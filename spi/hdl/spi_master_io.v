==> flow/design.v <==
module spi_master_io
  (
   input 	    clk,  
   input 	    nreset,  
   input 	    cpol,  
   input 	    cpha,  
   input 	    lsbfirst,  
   input 	    manual_mode, 
   input 	    send_data,  
   input [7:0] 	    clkdiv_reg,  
   output reg [2:0] spi_state,  
   input [7:0] 	    fifo_dout,  
   input 	    fifo_empty,  
   output 	    fifo_read,  
   output [63:0]    rx_data,  
   output 	    rx_access,  
   output reg 	    sclk,  
   output 	    mosi,  
   input 	    miso        
   );
   reg 		   fifo_empty_reg;
   reg 		   load_byte;
   reg 		   ss_reg;   
   wire [7:0] 	   data_out;
   wire [15:0] 	   clkphase0;
   wire 	   period_match;
   wire 	   phase_match;
   wire 	   clkout;
   wire 	   clkchange;
   wire 	   data_done;
   wire 	   spi_wait;
   wire 	   shift;
   wire 	   spi_active;
   wire 	   tx_shift;
   wire 	   rx_shift;
   assign clkphase0[7:0]  = 'b0;
   assign clkphase0[15:8] = (clkdiv_reg[7:0]+1'b1)>>1;
   oh_clockdiv 
   oh_clockdiv (.clkdiv		(clkdiv_reg[7:0]),
		.clken		(1'b1),	
		.clkrise0	(period_match),
		.clkfall0	(phase_match),	
		.clkphase1	(16'b0),
		.clkout0	(clkout),
		.clkout1	(),
		.clkrise1	(),
		.clkfall1	(),
		.clkstable	(),
		.clkchange	(1'b0),
		.clk			(clk),
		.nreset			(nreset),
		.clkphase0		(clkphase0[15:0]));
   always @ (posedge clk or negedge nreset)
     if(!nreset)
       spi_state[2:0] <=  3'b000;
   else
     case (spi_state[2:0])
       3'b000 : 
	 spi_state[2:0] <= fifo_read   ? 3'b001 :  3'b000;
       3'b001 :
	 spi_state[2:0] <= phase_match ? 3'b010   : 3'b001;       
       3'b010 : 
	 spi_state[2:0] <= data_done   ? 3'b011   : 3'b010;
       3'b011 : 
	 spi_state[2:0] <= phase_match ? 3'b100 : 3'b011;
       3'b100 : 
	 spi_state[2:0] <= phase_match ? 3'b000   : 3'b100;
     endcase  
   assign fifo_read = ~fifo_empty & ~spi_wait & phase_match;
   assign data_done = fifo_empty & ~spi_wait & phase_match;
   always @ (posedge clk)
     load_byte <= fifo_read;
   assign spi_active = ~(spi_state[2:0]==3'b000 | spi_state[2:0]==3'b100);      
   assign ss    = ~((spi_active & ~manual_mode) | (send_data & manual_mode));
   assign tx_shift     = phase_match & (spi_state[2:0]==3'b010);
   oh_par2ser  #(.PW(8),
		 .SW(1))
   par2ser ( 
	    .dout	(mosi),            
	    .access_out	(),
	    .wait_out	(spi_wait),
	    .clk	(clk),
	    .nreset	(nreset),          
	    .din	(fifo_dout[7:0]),  
	    .shift	(tx_shift),           
	    .datasize	(8'd7),            
	    .load	(load_byte),       
	    .lsbfirst	(lsbfirst),        
	    .fill	(1'b0),            
	    .wait_in	(1'b0));           
   assign rx_shift = (spi_state[2:0] == 3'b010) & period_match;
   oh_ser2par #(.PW(64),
		.SW(1))
   ser2par ( 
	    .dout	(rx_data[63:0]),   
	    .din	(miso),            
	    .clk	(clk),             
	    .lsbfirst	(lsbfirst),        
	    .shift	(rx_shift));          
   always @ (posedge clk or negedge nreset)
     if(!nreset)
       ss_reg <= 1'b1;
     else
       ss_reg <= ss;
   assign rx_access = ss & ~ss_reg;
endmodule  
module oh_clockdiv
  #(parameter N             = 2,          
    parameter SYN           = "TRUE",     
    parameter LATCH_TYPE    = "DEFAULT",  
    parameter CLOCKMUX_TYPE = "DEFAULT"   
    )
   (
    input 	 clk,  
    input 	 nreset,  
    input 	 clkchange,  
    input 	 clken,  
    input [7:0]  clkdiv,  
    input [15:0] clkphase0,  
    input [15:0] clkphase1,  
    output 	 clkout0,  
    output 	 clkrise0,  
    output 	 clkfall0,  
    output 	 clkout1,  
    output 	 clkrise1,  
    output 	 clkfall1,  
    output 	 clkstable     
    );
   reg [7:0] counter;
   reg 	     clkout0_reg;
   reg 	     clkout1_reg;
   reg 	     clkout1_shift;
   reg [2:0] period;
   wire      period_match;
   wire [3:0] clk1_sel;
   wire [3:0] clk1_sel_sh;
   wire [1:0] clk0_sel;
   wire [1:0] clk0_sel_sh;
   always @ (posedge clk or negedge nreset)
     if(!nreset)
       period[2:0] <= 'b0;
     else if (clkchange)
       period[2:0] <='b0;
     else if(period_match & ~clkstable)
       period[2:0] <= period[2:0] +1'b1;
   assign clkstable = (period[2:0]==3'b111);
   always @ (posedge clk or negedge nreset)
     if (!nreset)
       counter[7:0]   <= 'b0;
     else if(clken)
       if(period_match)
	 counter[7:0] <= 'b0;
       else
	 counter[7:0] <= counter[7:0] + 1'b1;
   assign period_match = (counter[7:0] == clkdiv[7:0]);
   assign clkrise0     = (counter[7:0] == clkphase0[7:0]);
   assign clkfall0     = (counter[7:0] == clkphase0[15:8]);
   assign clkrise1     = (counter[7:0] == clkphase1[7:0]);
   assign clkfall1     = (counter[7:0] == clkphase1[15:8]);
   always @ (posedge clk or negedge nreset)
     if(!nreset)
       clkout0_reg <= 1'b0;
     else if(clkrise0)
       clkout0_reg <= 1'b1;
     else if(clkfall0)
       clkout0_reg <= 1'b0;
   assign clk0_sel[1] =  (clkdiv[7:0]==8'd0);    
   assign clk0_sel[0] = ~(clkdiv[7:0]==8'd0);
   oh_lat0 #(.N(2),
	     .SYN(SYN),
	     .TYPE(LATCH_TYPE))
   oh_lat0 (.out (clk0_sel_sh[1:0]),
	    .clk (clk),
	    .in  (clk0_sel[1:0]));
   oh_clockmux2 #(.N(1),
		  .SYN(SYN),
		  .TYPE(CLOCKMUX_TYPE))
   oh_clockmux2 (.clkout(clkout0),
		 .en0(clk0_sel[0]),
		 .en1(clk0_sel[1]),
		 .clkin0(clkout0_reg),
		 .clkin1(clk));
   always @ (posedge clk or negedge nreset)
     if(!nreset)
       clkout1_reg <= 1'b0;
     else if(clkrise1)
       clkout1_reg <= 1'b1;
     else if(clkfall1)
       clkout1_reg <= 1'b0;
   always @ (negedge clk)
     clkout1_shift <= clkout1_reg;
   assign clk1_sel[3] =  1'b0;                
   assign clk1_sel[2] = (clkdiv[7:0]==8'd0);  
   assign clk1_sel[1] = (clkdiv[7:0]==8'd1);  
   assign clk1_sel[0] = |clkdiv[7:1];         
   oh_lat0 #(.N(4),
	     .SYN(SYN),
	     .TYPE(LATCH_TYPE))
   latch_clk1 (.out (clk1_sel_sh[3:0]),
	       .clk (clk),
	       .in  (clk1_sel[3:0]));
   assign clk1_sel[3] =  1'b0;                
   assign clk1_sel[2] = (clkdiv[7:0]==8'd0);  
   assign clk1_sel[1] = (clkdiv[7:0]==8'd1);  
   assign clk1_sel[0] = |clkdiv[7:1];         
   oh_clockmux4 #(.N(1),
		  .SYN(SYN),
		  .TYPE(CLOCKMUX_TYPE))
   mux_clk1 (.clkout(clkout1),
	     .en0   (clk1_sel[0]),
	     .en1   (clk1_sel[1]),
	     .en2   (clk1_sel[2]),
	     .en3   (clk1_sel[3]),
	     .clkin0(clkout1_reg),
	     .clkin1(clkout1_shift),
	     .clkin2(clk),
	     .clkin3(1'b0));
endmodule  
module oh_clockmux2
  #(parameter N    = 1,         
    parameter SYN  = "TRUE",    
    parameter TYPE = "DEFAULT"  
    )
   (
    input [N-1:0]  en0,  
    input [N-1:0]  en1,  
    input [N-1:0]  clkin0,  
    input [N-1:0]  clkin1,  
    output [N-1:0] clkout  
    );
   generate
      if(SYN == "TRUE") begin
	 assign clkout[N-1:0] = (en0[N-1:0] & clkin0[N-1:0]) |
				(en1[N-1:0] & clkin1);
      end
      else begin
	 genvar 	     i;
	 for (i=0;i<N;i=i+1) begin
	    asic_clockmux2 #(.TYPE(TYPE))
	    asic_clockmux2( 
			   .clkout	(clkout[N-1:0]),
			   .en0		(en0[N-1:0]),
			   .en1		(en1[N-1:0]),
			   .clkin0	(clkin0[N-1:0]),
			   .clkin1	(clkin1[N-1:0]));
	 end
      end
   endgenerate
endmodule
module oh_clockmux4
  #(parameter N    = 1,         
    parameter SYN  = "TRUE",    
    parameter TYPE = "DEFAULT"  
    )
   (
    input [N-1:0]  en0,  
    input [N-1:0]  en1,  
    input [N-1:0]  en2,  
    input [N-1:0]  en3,  
    input [N-1:0]  clkin0,  
    input [N-1:0]  clkin1,  
    input [N-1:0]  clkin2,  
    input [N-1:0]  clkin3,  
    output [N-1:0] clkout  
    );
   generate
      if(SYN == "TRUE") begin
	 assign clkout[N-1:0] = (en0[N-1:0] & clkin0[N-1:0]) |
				(en1[N-1:0] & clkin1[N-1:0]) |
				(en2[N-1:0] & clkin2[N-1:0]) |
				(en3[N-1:0] & clkin3[N-1:0]);
      end
      else begin
	 genvar 	     i;
	 for (i=0;i<N;i=i+1) begin
	    asic_clockmux4 #(.TYPE(TYPE))
	    asic_clockmux4( 
			   .clkout	(clkout[N-1:0]),
			   .en0		(en0[N-1:0]),
			   .en1		(en1[N-1:0]),
			   .en2		(en2[N-1:0]),
			   .en3		(en3[N-1:0]),
			   .clkin0	(clkin0[N-1:0]),
			   .clkin1	(clkin1[N-1:0]),
			   .clkin2	(clkin2[N-1:0]),
			   .clkin3	(clkin3[N-1:0]));
	 end
      end
   endgenerate
endmodule
module oh_lat0
  #(parameter N    = 1,         
    parameter SYN  = "TRUE",    
    parameter TYPE = "DEFAULT"  
    )
   (input 	   clk,  
    input [N-1:0]  in,   
    output [N-1:0] out   
     );
   genvar i;
   generate
      if(SYN == "TRUE") begin
	 reg [N-1:0]      out_reg;
	 always @ (clk or in)
	   if (!clk)
	     out_reg[N-1:0] <= in[N-1:0];
	 assign out[N-1:0] = out_reg[N-1:0];
      end
      else begin
	 for (i=0;i<N;i=i+1) begin
	    asic_lat0 #(.TYPE(TYPE))
	    asic_lat0 (.clk(clk),
		       .in(in[i]),
		       .out(out[i]));
	 end
      end
   endgenerate
endmodule  
module oh_par2ser #(parameter PW = 32,  
		    parameter SW = 1,   
		    parameter CW = $clog2(PW/SW)   
		    )
   (
    input 	    clk,  
    input 	    nreset,  
    input [PW-1:0]  din,  
    output [SW-1:0] dout,  
    output 	    access_out, 
    input 	    load,  
    input 	    shift,  
    input [7:0]     datasize,  
    input 	    lsbfirst,  
    input 	    fill,  
    input 	    wait_in,  
    output 	    wait_out  
    );
   reg [PW-1:0]    shiftreg;
   reg [CW-1:0]    count;
   wire 	   start_transfer;
   wire 	   busy;
   assign start_transfer = load &  ~wait_in & ~busy;
   always @ (posedge clk or negedge nreset)
     if(!nreset)
       count[CW-1:0] <= 'b0;
     else if(start_transfer)
       count[CW-1:0] <= datasize[CW-1:0];   
     else if(shift & busy)
       count[CW-1:0] <= count[CW-1:0] - 1'b1;
   assign busy = |count[CW-1:0];
   assign access_out = busy;
   assign wait_out  = wait_in | busy;
   always @ (posedge clk or negedge nreset)
     if(!nreset)
       shiftreg[PW-1:0] = 'b0;
     else if(start_transfer)
       shiftreg[PW-1:0] = din[PW-1:0];
     else if(shift & lsbfirst)
       shiftreg[PW-1:0] = {{(SW){fill}}, shiftreg[PW-1:SW]};
     else if(shift)
       shiftreg[PW-1:0] = {shiftreg[PW-SW-1:0],{(SW){fill}}};
   assign dout[SW-1:0] = lsbfirst ? shiftreg[SW-1:0] :
			            shiftreg[PW-1:PW-SW];
endmodule  
module oh_ser2par #(parameter PW = 64,  
		    parameter SW = 1,    
		    parameter CW = $clog2(PW/SW)   
		    )
   (
    input 		clk,  
    input [SW-1:0] 	din,  
    output reg [PW-1:0] dout,  
    input 		lsbfirst,  
    input 		shift       
    );
   reg [CW-1:0]    count;
   wire [PW-1:0]   shiftdata;
   always @ (posedge clk)
     if(shift & lsbfirst)
       dout[PW-1:0] <= {din[SW-1:0],dout[PW-1:SW]};
     else if(shift)
       dout[PW-1:0] <= {dout[PW-SW-1:0],din[SW-1:0]};
endmodule  
; Reports on spi_master_io
; Tool output for the design above, in the order of the flow.
; Line numbers count from 1 in the design file above.
; Operators carry their Yosys type and port widths (W data, S select, Z words).
; Library cell names are shortened.
; Not given: -
[setup]
top_module = spi_master_io
clk_port = clk
cell_library = sky130hd
pvt_corner = tt_025C_1v80

; After elaboration
; Yosys after proc, flatten, opt, wreduce and memory -nomap, before mapping. Memory bits, and registers merged into a memory's read port (data or address), are not among the register bits. Print and check cells are not counted. Equal cells are merged and count once.
[bits]
regBits = 88
memories = 0
wordCells = 59
in_bits = 25
clocked_rd_ports_x_width = 0
mem_bits_rw = 0
latch_bits = 0
romBits = 0
output_inout_bits = 71
[op_classes]
mux = 15
div = 0
addsub = 3
equal = 6
n_shift = 0
compare = 0
logic = 21
n_reduce_logical = 7
n_mul = 0
[ops]
columns = cell, n
row1 = $mux W64, 2
row2 = $mux W8, 4
row3 = $add A8 B1 Y8 const B, 2
row4 = $pmux W3 S5, 1
row5 = $and A1 B1 Y1, 13
row6 = $mux W3, 4
row7 = $eq A8 B7 Y1, 1
row8 = $eq A8 B8 Y1, 1
row9 = $logic_not A8 Y1, 1
row10 = $not A1 Y1, 6
row11 = $eq A3 B2 Y1 const B, 2
row12 = $reduce_bool A5 Y1, 1
row13 = $reduce_bool A2 Y1, 2
row14 = $sub A3 B1 Y3 const B, 1
row15 = $eq A3 B1 Y1 const B, 1
row16 = $eq A3 B3 Y1 const B, 1
row17 = $logic_not A3 Y1, 1
row18 = $reduce_bool A3 Y1, 1
row19 = $reduce_or A3 Y1, 1
row20 = $mux W1, 3
row21 = $or A1 B1 Y1, 2
row22 = $mux W2, 1

; Depth
; Yosys ltp: most cells in a row. Word level: on the elaborated netlist, between registers, memories and ports. Mapped: between sequential cells and ports; inverters and the memories' decode and read muxes count.
[logic_depth]
ltp_word = 7
abc_area = 0
depth_mapped = 8
mapped_depth_nobuf = 7

; Mapped cells and area
; The flow's flattened synthesis, as Yosys stat reports it; memories are mapped. The netlist is that of the ABC_AREA named above (0 if unset); the other value can give another one.
; The area totals of this step are shown rounded.
[types]
columns = cell_type, n, type_area_um2
row1 = edfxtp_1, 64, 1.92E+03
row2 = mux2_1, 51, 574.301
row3 = dfrtp_1, 22, 550.528
row4 = mux2_2, 19, 213.955
row5 = xnor2_1, 12, 105.101
row6 = o41ai_2, 6, 97.594
row7 = xor2_1, 9, 78.826
row8 = ha_1, 5, 62.56
row9 = nor2_1, 16, 60.058
row10 = a21oi_1, 10, 50.048
row11 = buf_6, 4, 45.043
row12 = nand4_1, 7, 43.792
row13 = buf_2, 8, 40.038
row14 = o21ai_1, 7, 35.034
row15 = nand2_1, 9, 33.782
row16 = and3_1, 5, 31.28
row17 = clkbuf_8, 2, 27.526
row18 = dfstp_2, 1, 26.275
; Other cell types: 38; their cells: 65.
[synth_totals]
flip_flops = 88
buffers = 20
cell_count = 322
seq_area_mm2 = 0.002519
yosys_area_mm2 = 0.004512
; By module: a second synthesis without flattening, with its own total; a netlist apart from the flattened one above.
[unflattened]
hier_cells = 381
hier_area_mm2 = 0.005117
; Rows give one instance, submodules left out.
[by_module]
columns = mod, instances, cells, seq_area_mm2, mod_area_mm2
row1 = oh_ser2par, 1, 136, 0.001922, 0.002764
row2 = oh_clockdiv, 1, 135, 0.0003453, 0.001294
row3 = oh_par2ser, 1, 66, 0.0002753, 0.0006731
row4 = spi_master_io, 1, 40, 0.0001214, 0.0003591
row5 = oh_clockmux4, 1, 3, 0, 0.0000188
row6 = oh_clockmux2, 1, 1, 0, 0.0000088

; Timing after synthesis
; Path of least setup slack by OpenSTA after synthesis, without wires, with an ideal clock, recovery checks aside; 20% of the period is set as input and as output delay. Where synthesis merged equal registers, the netlist keeps one of their names.
[synth_timing]
path_type = in2out
startpoint = input port clkdiv_reg[0]
endpoint = output port fifo_read
t_first_pin_ps = 952
input_delay_ps = 952
driving_pins = 7
delay_ps = 1530
t_required_ps = 3808
slack_ps = 1326
arrival_ps = 2482
output_delay_ps = 952
path_buffers = 1
period_ps = 4760
period_less_setup_slack_ps = 3434
; "delay_ps" is the arrival time less input delay plus setup time.
; At an output port there is no setup time.
; "driving_pins" counts driving pins, that of a launching flip-flop among them; a cell with two outputs on the path counts twice.
; "period_less_setup_slack_ps" = period - worst setup slack (recovery checks aside). The figure is calculated, with input and output delays left at 20% of the set period.
; The rows between start and end are the longest chain of elaborated cells between them; the timing report does not say that the signal goes this way. Where chains are equally long, one stands for them.
; A line is the first line of the expression or statement that the cell stems from. Yosys adds cells for indexed reads and writes and turns some case tables into memories.
[synth_between]
cell_sequence = ha_1 > xor2_1 > o211ai_1 > o21ai_1 > or2_1 > buf_6 > nor4_1
elab_chain_len = 3
cells_between = 3
lines_between = 3
classes_between = add/sub: 1; eq/ne: 1; logic: 1
[synth_lines]
columns = element, line
row1 = start: declaration, 10  ; input [7:0] clkdiv_reg,
row2 = $add A8 B1 Y8, 37  ; assign clkphase0[15:8] = (clkdiv_reg[7:0]+1'b1)>>1;
row3 = $eq A8 B7 Y1, 157  ; assign clkfall0     = (counter[7:0] == clkphase0[15:8]);
row4 = $and A1 B1 Y1, 69  ; assign fifo_read = ~fifo_empty & ~spi_wait & phase_match;
row5 = end: declaration, 14  ; output fifo_read,

; Path in the finished layout
; From the final timing report of run A: the path of least setup slack in the routed layout; clock arrival at registers is part of the times.
; The report prints the path's times to 10 ps; the period is as set.
[layout_timing]
path_type = in2out
startpoint = input port clkdiv_reg[1]
endpoint = output port fifo_read
output_delay_ps = 750
arrival_ps = 2920
slack_ps = 90
input_delay_ps = 750
driving_pins = 9
t_required_ps = 3010
t_first_pin_ps = 750
period_ps = 3760
path_buffers = 3
; The rows between start and end are the longest chain of elaborated cells between them; the timing report does not say that the signal goes this way. Where chains are equally long, one stands for them.
[layout_between]
cell_sequence = clkdlybuf4s50_1 > ha_2 > xor2_1 > nor2_1 > o2111ai_2 > or2_1 > nor4_1 > buf_4 > dlygate4sd2_1
elab_chain_len = 3
cells_between = 3
lines_between = 3
classes_between = add/sub: 1; eq/ne: 1; logic: 1
[layout_lines]
columns = element, line
row1 = start: declaration, 10  ; input [7:0] clkdiv_reg,
row2 = $add A8 B1 Y8, 37  ; assign clkphase0[15:8] = (clkdiv_reg[7:0]+1'b1)>>1;
row3 = $eq A8 B7 Y1, 157  ; assign clkfall0     = (counter[7:0] == clkphase0[15:8]);
row4 = $and A1 B1 Y1, 69  ; assign fifo_read = ~fifo_empty & ~spi_wait & phase_match;
row5 = end: declaration, 14  ; output fifo_read,

==> runs of spi_master_io <==
Design spi_master_io on sky130hd. What follows are 2 stored runs of the flow, each under its own settings; their order means nothing. The constraints put input and output delay at 20% of the set period each and load the outputs with 0.01 pF.
"achieved_clock_period_ps" = clock period - worst setup slack. The figure is calculated, with input and output delays left at 20% of the set period.
"worst_setup_path_time_ps" = time allowed to the worst setup path (clock period - input delay - output delay, where it has them) - its slack; a late launch clock adds to it, a late capture clock takes from it.
"design_power_mw" is the tool's figure for a default switching activity; nothing was simulated.
"worst_setup_path_time_ps" is known to 10 ps.
The measured numbers are rounded.

# run A
==> flow/run.sh <==
#!/bin/bash
# the make line also repeats the synthesis and layout settings of config.mk as NAME=value (left out here)
make -C /OpenROAD-flow-scripts/flow DESIGN_CONFIG=/design/flow/config.mk WORK_HOME=/design/flow/orfs CLKGATE_MAP_FILE= finish
==> flow/config.mk <==
export PLATFORM = sky130hd
export DESIGN_NAME = spi_master_io
export DESIGN_NICKNAME = spi_master_io
export VERILOG_FILES = /design/flow/design.v
export SDC_FILE = /design/flow/constraint.sdc
export NUM_CORES = 4
export LEC_CHECK = 0
export CAP_MARGIN = 20
export CORE_MARGIN = 2
export CORE_UTILIZATION = 40
export SLEW_MARGIN = 20
==> flow/constraint.sdc <==
create_clock -name core_clock -period 3.76 [get_ports {clk}]
set_input_delay 0.7520 -clock core_clock [delete_from_list [all_inputs] [get_ports {clk}]]
set_output_delay 0.7520 -clock core_clock [all_outputs]
set_load 0.01 [all_outputs]

==> run A: results <==
achieved_clock_period_ps=3671
worst_setup_path_time_ps=2170
worst_path_kind="in2out"
design_power_mw=2.940
synth_chip_area_mm2=0.004512
layout_utilization_pct=54.2
ws_setup_ps=89
total_die_area_mm2=0.01215

# run B
==> flow/run.sh <==
#!/bin/bash
# the make line also repeats the synthesis and layout settings of config.mk as NAME=value (left out here)
make -C /OpenROAD-flow-scripts/flow DESIGN_CONFIG=/design/flow/config.mk WORK_HOME=/design/flow/orfs CLKGATE_MAP_FILE= finish
==> flow/config.mk <==
export PLATFORM = sky130hd
export DESIGN_NAME = spi_master_io
export DESIGN_NICKNAME = spi_master_io
export VERILOG_FILES = /design/flow/design.v
export SDC_FILE = /design/flow/constraint.sdc
export NUM_CORES = 4
export LEC_CHECK = 0
export ABC_AREA = 1
export CAP_MARGIN = 0
export CELL_PAD_IN_SITES_DETAIL_PLACEMENT = 2
export CORE_MARGIN = 2
export CORE_UTILIZATION = 68
export CTS_CLUSTER_DIAMETER = 64
export GPL_ROUTABILITY_DRIVEN = 1
export MIN_ROUTING_LAYER = met2
export PLACE_DENSITY_LB_ADDON = 0.14
export SETUP_SLACK_MARGIN = 0.24
export SLEW_MARGIN = 20
==> flow/constraint.sdc <==
create_clock -name core_clock -period 5.22 [get_ports {clk}]
set_input_delay 1.0440 -clock core_clock [delete_from_list [all_inputs] [get_ports {clk}]]
set_output_delay 1.0440 -clock core_clock [all_outputs]
set_load 0.01 [all_outputs]

==> run B: results <==
outcome="incomplete, placement halted on a tool error"
