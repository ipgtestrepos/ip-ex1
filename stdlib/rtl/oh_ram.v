==> flow/design.v <==
module oh_ram
  #(parameter N       = 32,            
    parameter DEPTH   = 32,            
    parameter REG     = 1,             
    parameter SYN     = "TRUE",        
    parameter TYPE    = "DEFAULT",     
    parameter SHAPE   = "SQUARE",      
    parameter AW      = $clog2(DEPTH)  
    )
   ( 
    input 	   clk,  
    input 	   en,  
    input [N-1:0]  wem,  
    input [AW-1:0] addr, 
    input [N-1:0]  din,  
    output [N-1:0] dout, 
    input 	   bist_en,  
    input 	   bist_we,  
    input [N-1:0]  bist_wem,  
    input [AW-1:0] bist_addr,  
    input [N-1:0]  bist_din,  
    input 	   shutdown,  
    input 	   vss,  
    input 	   vdd,  
    input 	   vddio,  
    input [7:0]    memconfig,  
    input [7:0]    memrepair  
    );
   generate
      if(SYN == "TRUE") begin: rtl
	 reg [N-1:0] 	   ram    [0:DEPTH-1];
	 wire [N-1:0] 	   rdata;
	 integer 	   i;
	 always @(posedge clk)
	   for (i=0;i<N;i=i+1)
	     if (en & wem[i])
               ram[addr[AW-1:0]][i] <= din[i];
	 assign rdata[N-1:0] = ram[addr[AW-1:0]];
	 reg [N-1:0] 	     rd_reg;
	 always @ (posedge clk)
	   if(en)
	     rd_reg[N-1:0] <= rdata[N-1:0];
	 assign dout[N-1:0] = (REG==1) ? rd_reg[N-1:0] : rdata[N-1:0];
      end  
      else begin: hard
	 asic_memory_sp #(.N(N),
			  .DEPTH(DEPTH),
			  .SHAPE(SHAPE),
			  .REG(REG))
	 asic_memory_sp ();
      end  
   endgenerate
endmodule  
# Reports on oh_ram
# Tool output for the design above, in the order of the flow.
# Lines are those of the file above, counted from 1.
# Operators carry their Yosys type and port widths (W data, S select, Z words).
# Library cell names are shortened.
# The mark - stands for no value.
# setup
top	oh_ram
clk_port	clk
library	sky130hd
corner	tt_025C_1v80

# Word-level counts
# Yosys after proc, flatten, opt, wreduce and memory -nomap, before mapping. Enables and synchronous resets that opt folds into registers are not counted as muxes. Memory bits, and registers merged into a memory's read port (data or address), are not among the register bits. Print and check cells are not counted. Equal cells are merged and count once.
# Memory sizes are those after Yosys's memory passes, which may raise the word count (mostly to a power of two), join words into wider ones and drop unused or constant bits.
# op_classes
n_logic	32
mux	64
# ops
operator	count
$mux W32	32
$and A1 B1 Y1	32
$mux W1	32
# word_totals
clocked_rd_ports_x_width	32
input_bits	162
out_inout_bits	32
ff_bits	0
wordCells	97
ramBits	1024
mem_count	1
# mem_list
memory	words	width	rd	wr	line	text
rtl.ram	32	32	1	1	31	reg [N-1:0] ram [0:DEPTH-1];

# Depth
# Longest topological path by Yosys (ltp), each cell counted once; first at word level (registers and memories cut), then after technology mapping (sequential cells cut; the memories' decode and read muxes count).
# depth
word_depth	2
abc_area	0
ltp_mapped	7
mapped_depth_nobuf	4

# Mapped cells and area
# Yosys stat after the flow's synthesis: flattened, memories mapped to cells. It holds for the ABC_AREA given above (unset counts as 0); a run with the other value may have another netlist.
# The area totals of this step are shown rounded.
# types
type	count	type_area_um2
edfxtp_1	1056	3.17E+04
mux2i_1	512	5.12E+03
nor2_1	1026	3.85E+03
o22ai_1	256	1.6E+03
clkbuf_1	176	660.634
buf_2	125	625.6
nor4_1	64	400.384
nand2_1	93	349.085
buf_6	14	157.651
nand4bb_1	6	67.565
buf_4	5	37.536
or4b_1	3	30.029
nand4b_1	3	26.275
nor3b_2	2	25.024
nand3_1	4	20.019
and3b_1	2	17.517
nand4b_2	1	15.014
or4b_4	1	13.763
# Not listed: further types 8, cells in them 10.
# synth_totals
sequential_area_um2	31710
mapped_cells	3359
mapped_area_um2	44800
n_buf	322
ff_cells	1056

# Path before layout
# Source: OpenSTA report_checks on the synthesized netlist (no wires, ideal clock, input and output delay 20% of the period each), path of least setup slack; recovery checks are left aside. Register names are those of the netlist, which keeps one name where synthesis merged equal registers.
# synth_path
path_kind	input-to-reg
startpoint	input addr[1]
endpoint	register rtl.rd_reg[2]
period_ns	2.12
t_arrival_ns	1.607
path_slack_ns	0.250
launch_ns	0.424
delay_ns	1.446
n_path_buf	3
required_ns	1.857
setup_ns	0.263
stages	7
input_delay_ns	0.424
period_less_setup_slack_ns	1.87
# "delay_ns" = arrival - input delay + setup time.
# "stages": output pins that drive a net of the path, with the launching flip-flop's if there is one; two outputs of one cell count as two.
# "period_less_setup_slack_ns" = period - worst setup slack (recovery checks aside). The figure is calculated, with input and output delays left at 20% of the set period.
# synth_via
path_cell_list	buf_2 buf_2 buf_2 mux2i_1 o22ai_1 nor4_1 nand2_1
# synth_lines
item	line	text
from (decl)	14	input [AW-1:0] addr,
to (decl)	39	reg [N-1:0] rd_reg;
# Chain of elaborated cells between the ends: none given.

# Path in the finished layout
# Path of least setup slack in the final report of flow run 1 (OpenROAD, finished layout, wires in). Where an end is a register, its clock arrival counts in the times.
# layout_path
path_kind	reg-to-output
startpoint	register rtl.rd_reg[21]
endpoint	output dout[21]
n_path_buf	1
output_delay_ns	0.55
required_ns	2.19
period_ns	2.74
launch_ns	0.68
stages	2
t_arrival_ns	1.78
path_slack_ns	0.41
# layout_via
path_cell_list	edfxtp_1 clkdlybuf4s50_1
elab_chain_cells	0
cells_between	0
lines_between	0
# layout_lines
item	line	text
from (decl)	39	reg [N-1:0] rd_reg;
to (decl)	16	output [N-1:0] dout,

# Design oh_ram on sky130hd. What follows are 2 stored runs of the flow, each under its own settings; their order means nothing. The constraints put input and output delay at 20% of the set period each and load the outputs with 0.01 pF.
# "worst_path_time_ns": the worst setup path's part of the clock period (all of it between registers, 20% less for each end at a port) less its slack. A launch clock that arrives late makes it longer, a capture clock that arrives late makes it shorter.
# Values from the reports are rounded here.
# A setting shown as - is not set for that run.
setting or result,flow run 1,flow run 2
period_ns,2.74,1.33
CAP_MARGIN,20,20
CORE_MARGIN,2,2
CORE_UTILIZATION,40,40
SLEW_MARGIN,20,20
PLACE_DENSITY_LB_ADDON,-,0.25
HOLD_SLACK_MARGIN,-,0.26
CELL_PAD_IN_SITES_GLOBAL_PLACEMENT,-,1
GPL_ROUTABILITY_DRIVEN,-,1
CTS_CLUSTER_SIZE,-,75
CTS_CLUSTER_DIAMETER,-,388
MIN_ROUTING_LAYER,-,met1
MAX_ROUTING_LAYER,-,met4
util_pct,48.0,48.4
yosys.chip_area_um2,44800,44800
worst_path_time_ns,1.78,1.46
critical_path_type,reg-to-output,reg-to-output
final_stdcell_area_um2,53170,53610
timing.hold.ws_ns,0.344,0.316
fin_tns_ns,0.000,-111.8
worst_setup_slack_ns,0.408,-0.396
dieArea_um2,114700,114700
